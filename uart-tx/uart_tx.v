==> flow/design.v <==
module uart_tx(
    input clk_3125,
    input parity_type,
    input tx_start,
    input [7:0] data,
    output reg tx,
    output reg tx_done
);
parameter IDLE       = 0;
parameter START_BIT  = 1;
parameter DATA_BIT_0 = 2;
parameter DATA_BIT_1 = 3;
parameter DATA_BIT_2 = 4;
parameter DATA_BIT_3 = 5;
parameter DATA_BIT_4 = 6;
parameter DATA_BIT_5 = 7;
parameter DATA_BIT_6 = 8;
parameter DATA_BIT_7 = 9;
parameter PARITY_BIT = 10;
parameter STOP_BIT   = 11;
parameter DONE       = 12;
reg [3:0] current_state;
reg parity_bit;
reg [3:0] bit_duration_counter;  
localparam BIT_DURATION = 14;  
initial begin
    tx = 1;  
    tx_done = 0;
    current_state = IDLE;
    bit_duration_counter = 0;
end
always @(*) begin
    if (parity_type == 1)  
        parity_bit = ~^data;
    else  
        parity_bit = ^data;
end
always @(posedge clk_3125) begin
    case (current_state)
        IDLE: begin
            tx <= 1;
            tx_done <= 0;
            bit_duration_counter <= 0;  
            if (tx_start) begin
                tx <= 0;  
                current_state <= START_BIT;
            end
        end
        START_BIT: begin
            tx <= 0;  
            if (bit_duration_counter == BIT_DURATION - 2) begin
                current_state <= DATA_BIT_0;
                bit_duration_counter <= 0;
            end else begin
                bit_duration_counter <= bit_duration_counter + 1;
            end
        end
        DATA_BIT_0: begin
            tx <= data[7];
            if (bit_duration_counter == BIT_DURATION - 1) begin
                current_state <= DATA_BIT_1;
                bit_duration_counter <= 0;
            end else begin
                bit_duration_counter <= bit_duration_counter + 1;
            end
        end
        DATA_BIT_1: begin
            tx <= data[6];
            if (bit_duration_counter == BIT_DURATION - 1) begin
                current_state <= DATA_BIT_2;
                bit_duration_counter <= 0;
            end else begin
                bit_duration_counter <= bit_duration_counter + 1;
            end
        end
        DATA_BIT_2: begin
            tx <= data[5];
            if (bit_duration_counter == BIT_DURATION - 1) begin
                current_state <= DATA_BIT_3;
                bit_duration_counter <= 0;
            end else begin
                bit_duration_counter <= bit_duration_counter + 1;
            end
        end
        DATA_BIT_3: begin
            tx <= data[4];
            if (bit_duration_counter == BIT_DURATION - 1) begin
                current_state <= DATA_BIT_4;
                bit_duration_counter <= 0;
            end else begin
                bit_duration_counter <= bit_duration_counter + 1;
            end
        end
        DATA_BIT_4: begin
            tx <= data[3];
            if (bit_duration_counter == BIT_DURATION - 1) begin
                current_state <= DATA_BIT_5;
                bit_duration_counter <= 0;
            end else begin
                bit_duration_counter <= bit_duration_counter + 1;
            end
        end
        DATA_BIT_5: begin
            tx <= data[2];
            if (bit_duration_counter == BIT_DURATION - 1) begin
                current_state <= DATA_BIT_6;
                bit_duration_counter <= 0;
            end else begin
                bit_duration_counter <= bit_duration_counter + 1;
            end
        end
        DATA_BIT_6: begin
            tx <= data[1];
            if (bit_duration_counter == BIT_DURATION - 1) begin
                current_state <= DATA_BIT_7;
                bit_duration_counter <= 0;
            end else begin
                bit_duration_counter <= bit_duration_counter + 1;
            end
        end
        DATA_BIT_7: begin
            tx <= data[0];
            if (bit_duration_counter == BIT_DURATION - 1) begin
                current_state <= PARITY_BIT;
                bit_duration_counter <= 0;
            end else begin
                bit_duration_counter <= bit_duration_counter + 1;
            end
        end
        PARITY_BIT: begin
            tx <= parity_bit;
            if (bit_duration_counter == BIT_DURATION - 1) begin
                current_state <= STOP_BIT;
                bit_duration_counter <= 0;
            end else begin
                bit_duration_counter <= bit_duration_counter + 1;
            end
        end
        STOP_BIT: begin
            tx <= 1;
            if (bit_duration_counter == BIT_DURATION - 2) begin
                current_state <= DONE;
					 bit_duration_counter <= 0;
            end else begin
                bit_duration_counter <= bit_duration_counter + 1;
            end
        end
       DONE: begin
            tx_done <= 1;
            current_state <= IDLE;
        end
    endcase
end
endmodule
[From RTL to reports: uart_tx]
The steps from the RTL of uart_tx to its reports follow in flow order.
Lines are those of the file above, counted from 1.
Library cell names are shortened.
The mark n/a stands for no value.
Set-up
  design top: uart_tx
  clock: clk_3125
  cell library: sky130hd
  corner: tt_025C_1v80

[Word-level counts]
Yosys after proc, flatten, opt, wreduce and memory -nomap, before mapping. Memory bits, and registers merged into a memory's read port (data or address), are not among the register bits. Print and check cells are not counted. Equal cells are merged and count once.
Storage and ports
  register bits after elaboration: 10
  word-level cells: 60
Cells by class
  add/subtract/negate cells: 1
  eq/ne operators: 26
  multiplexer cells: 20
  reductions and logical operators: 9
Operators with widths (count)
  2-to-1 mux 4 bit: 14
  parallel mux 4 bit (select 13 bit): 1
  == test 4 bit (second input constant): 7
  != test 2 bit (second input constant): 12
  == test 4 x 3 -> 1 bit (second input constant): 4
  AND reduction 13 bit: 1
  nonzero test 13 bit: 1
  nonzero test 12 bit: 1
  parallel mux 1 bit (select 12 bit): 1
  parallel mux 4 bit (select 3 bit): 1
  OR reduction 9 bit: 1
  == test 4 x 2 -> 1 bit (second input constant): 2
  XNOR reduction 8 bit: 1
  XOR reduction 8 bit: 1
  adder 4 x 1 -> 4 bit (second input constant): 1
  == test 4 x 1 -> 1 bit (second input constant): 1
  logical NOT 4 bit: 1
  nonzero test 2 bit: 1
  OR reduction 2 bit: 1
  parallel mux 1 bit (select 2 bit): 1
  2-to-1 mux 1 bit: 2

[Longest topological paths]
Longest topological path by Yosys (ltp), each cell counted once; first at word level (registers and memories cut), then after technology mapping (sequential cells cut; the memories' decode and read muxes count).
Logic depth
  depth after elaboration: 3
  ABC_AREA: 0
  gate-level depth with buffers: 6

[Synthesis result]
Source: synth_stat.txt of the flow (Yosys; design flattened, memories mapped). It holds for the ABC_AREA given above (unset counts as 0); a run with the other value may have another netlist.
Totals and module areas in this step are rounded.
Cells by type
  edfxtp_1: count 10, area in all 300.288 sq um
  xnor2_1: count 6, area in all 52.55 sq um
  nor2b_1: count 8, area in all 50.048 sq um
  ha_1: count 3, area in all 37.536 sq um
  nand2_1: count 8, area in all 30.029 sq um
  a221oi_1: count 3, area in all 26.275 sq um
  nor2_1: count 7, area in all 26.275 sq um
  mux2_2: count 2, area in all 22.522 sq um
  o221a_2: count 2, area in all 22.522 sq um
  xnor3_1: count 1, area in all 22.522 sq um
  xor2_1: count 2, area in all 17.517 sq um
  buf_2: count 3, area in all 15.014 sq um
  inv_1: count 3, area in all 11.261 sq um
  or4_4: count 1, area in all 11.261 sq um
  a21oi_1: count 2, area in all 10.01 sq um
  a32o_1: count 1, area in all 10.01 sq um
  o21ai_0: count 2, area in all 10.01 sq um
  o31a_2: count 1, area in all 10.01 sq um
Other cell types: 10; their cells: 10.
Mapped netlist
  cell count: 75
  chip area (Yosys): 752 sq um
  sequential part of the area: 300 sq um
  mapped flip-flops: 10

[Timing after synthesis]
Path of least setup slack by OpenSTA after synthesis, without wires, with an ideal clock, recovery checks aside; 20% of the period is set as input and as output delay. Where synthesis merged equal registers, the netlist keeps one of their names.
Path post-synthesis
  path type: reg2reg
  start point: register current_state[3]
  end point: register current_state[0]
  clock period: 2.41 ns
  library setup time: 0.300 ns
  time at the first pin: 0.000 ns
  arrival: 1.514 ns
  data required time: 2.110 ns
  setup slack: 0.596 ns
  path delay: 1.814 ns
  stages on the path: 5
  buffers on the path: 0
  period reached after synthesis: 1.814 ns
"path delay" = arrival - input delay + setup time.
"stages on the path" counts driving pins, that of a launching flip-flop among them; a cell with two outputs on the path counts twice.
"period reached after synthesis" = period - worst setup slack (recovery checks aside). The figure is calculated, with input and output delays left at 20% of the set period.
Between the ends stands the longest chain of elaborated cells between them, by number of cells; it is not shown to be the way that was timed. Of several equally long chains one is given.
A line is the first line of the expression or statement that the cell stems from. Yosys adds cells for indexed reads and writes and turns some case tables into memories.
A register here has more assigning lines than the two given.
The path ends at the enable pin of a flip-flop; only ways to that pin are counted.
On the way, post-synthesis
  path through: edfxtp_1 or4_4 a32oi_1 o31a_2 o221a_2
  length of the longest elaborated chain: 3
  elaborated cells on any way between the ends: 27
  source lines of those cells: 1
  classes of those cells: 24 x eq/ne; 3 x reduce/logical
Ends and longest elaborated chain, post-synthesis
  from (decl): line 22  | reg [3:0] current_state;
  from (assign): line 46  | current_state <= START_BIT;
  from (assign): line 52  | current_state <= DATA_BIT_0;
  == test 4 bit: line 39  | case (current_state)
  nonzero test 13 bit
  AND reduction 13 bit
  to (assign): line 46
  to (assign): line 52
  to (decl): line 22

[Timing after layout]
Path of least setup slack in the final report of run 2 (OpenROAD, finished layout, wires in). Where an end is a register, its clock arrival counts in the times.
Path post-layout
  path type: reg2reg
  start point: register current_state[1]
  end point: register current_state[3]
  clock period: 2.37 ns
  library setup time: 0.29 ns
  time at the first pin: 0.27 ns
  arrival: 1.94 ns
  data required time: 2.35 ns
  setup slack: 0.41 ns
  stages on the path: 5
  buffers on the path: 0
Between the ends stands the longest chain of elaborated cells between them, by number of cells; it is not shown to be the way that was timed. Of several equally long chains one is given.
A register here has more assigning lines than the two given.
The path ends at the enable pin of a flip-flop; only ways to that pin are counted.
On the way, post-layout
  path through: edfxtp_1 or4_4 a32oi_1 o31a_2 o221a_2
  length of the longest elaborated chain: 3
  elaborated cells on any way between the ends: 27
  source lines of those cells: 1
  classes of those cells: 24 x eq/ne; 3 x reduce/logical
Ends and longest elaborated chain, post-layout
  from (decl): line 22  | reg [3:0] current_state;
  from (assign): line 46  | current_state <= START_BIT;
  from (assign): line 52  | current_state <= DATA_BIT_0;
  == test 4 bit: line 39  | case (current_state)
  nonzero test 13 bit
  AND reduction 13 bit
  to (assign): line 46
  to (assign): line 52
  to (decl): line 22

Hand-over note for uart_tx

Measured data: module uart_tx, platform sky130hd, 2 stored runs of the flow under differing settings, order arbitrary. Input and output delays are each 20% of the period that was set; the output load is 0.01 pF.
"achieved clock period" is the run's clock period less its worst setup slack. It is reckoned from that one timing run; input and output delays stay at 20% of the period that was set.
By "worst setup path time" is meant the share of the clock period that the worst setup path is allowed (20% is reserved at inputs, 20% at outputs), minus its slack. Clock arrival times at its registers enter into it.
"power" rests on the timing tool's default activity at the inputs, not on a simulated workload.
The results are shown rounded.

Run 1
==> flow/run.sh <==
#!/bin/bash
# the make line also repeats the synthesis and layout settings of config.mk as NAME=value (left out here)
make -C /OpenROAD-flow-scripts/flow DESIGN_CONFIG=/design/flow/config.mk WORK_HOME=/design/flow/orfs CLKGATE_MAP_FILE= finish
==> flow/config.mk <==
export PLATFORM = sky130hd
export DESIGN_NAME = uart_tx
export DESIGN_NICKNAME = uart_tx
export VERILOG_FILES = /design/flow/design.v
export SDC_FILE = /design/flow/constraint.sdc
export NUM_CORES = 4
export LEC_CHECK = 0
export CAP_MARGIN = 25
export CELL_PAD_IN_SITES_DETAIL_PLACEMENT = 0
export CELL_PAD_IN_SITES_GLOBAL_PLACEMENT = 2
export CORE_ASPECT_RATIO = 0.69
export CORE_MARGIN = 2
export CORE_UTILIZATION = 65
export CTS_CLUSTER_DIAMETER = 187
export GPL_ROUTABILITY_DRIVEN = 1
export MIN_ROUTING_LAYER = met2
export PLACE_DENSITY_LB_ADDON = 0.26
export SLEW_MARGIN = 20
==> flow/constraint.sdc <==
create_clock -name core_clock -period 1.28 [get_ports {clk_3125}]
set_input_delay 0.2560 -clock core_clock [delete_from_list [all_inputs] [get_ports {clk_3125}]]
set_output_delay 0.2560 -clock core_clock [all_outputs]
set_load 0.01 [all_outputs]

==> results of run 1 <==
did not finish, floorplanning stopped with PDN-0185

Run 2
==> flow/run.sh <==
#!/bin/bash
# the make line also repeats the synthesis and layout settings of config.mk as NAME=value (left out here)
make -C /OpenROAD-flow-scripts/flow DESIGN_CONFIG=/design/flow/config.mk WORK_HOME=/design/flow/orfs CLKGATE_MAP_FILE= finish
==> flow/config.mk <==
export PLATFORM = sky130hd
export DESIGN_NAME = uart_tx
export DESIGN_NICKNAME = uart_tx
export VERILOG_FILES = /design/flow/design.v
export SDC_FILE = /design/flow/constraint.sdc
export NUM_CORES = 4
export LEC_CHECK = 0
export CAP_MARGIN = 20
export CORE_MARGIN = 2
export CORE_UTILIZATION = 40
export SLEW_MARGIN = 20
==> flow/constraint.sdc <==
create_clock -name core_clock -period 2.37 [get_ports {clk_3125}]
set_input_delay 0.4740 -clock core_clock [delete_from_list [all_inputs] [get_ports {clk_3125}]]
set_output_delay 0.4740 -clock core_clock [all_outputs]
set_load 0.01 [all_outputs]

==> results of run 2 <==
chip area after synthesis (Yosys): 752 sq um
die area: 2240 sq um
utilization: 54.1 %
worst setup slack after layout: 0.409 ns
total negative slack: 0.000 ns
worst hold slack: 0.628 ns
power: 1260 µW
achieved clock period: 1.961 ns
worst setup path time: 1.96 ns
worst setup path kind: reg2reg

End of note.
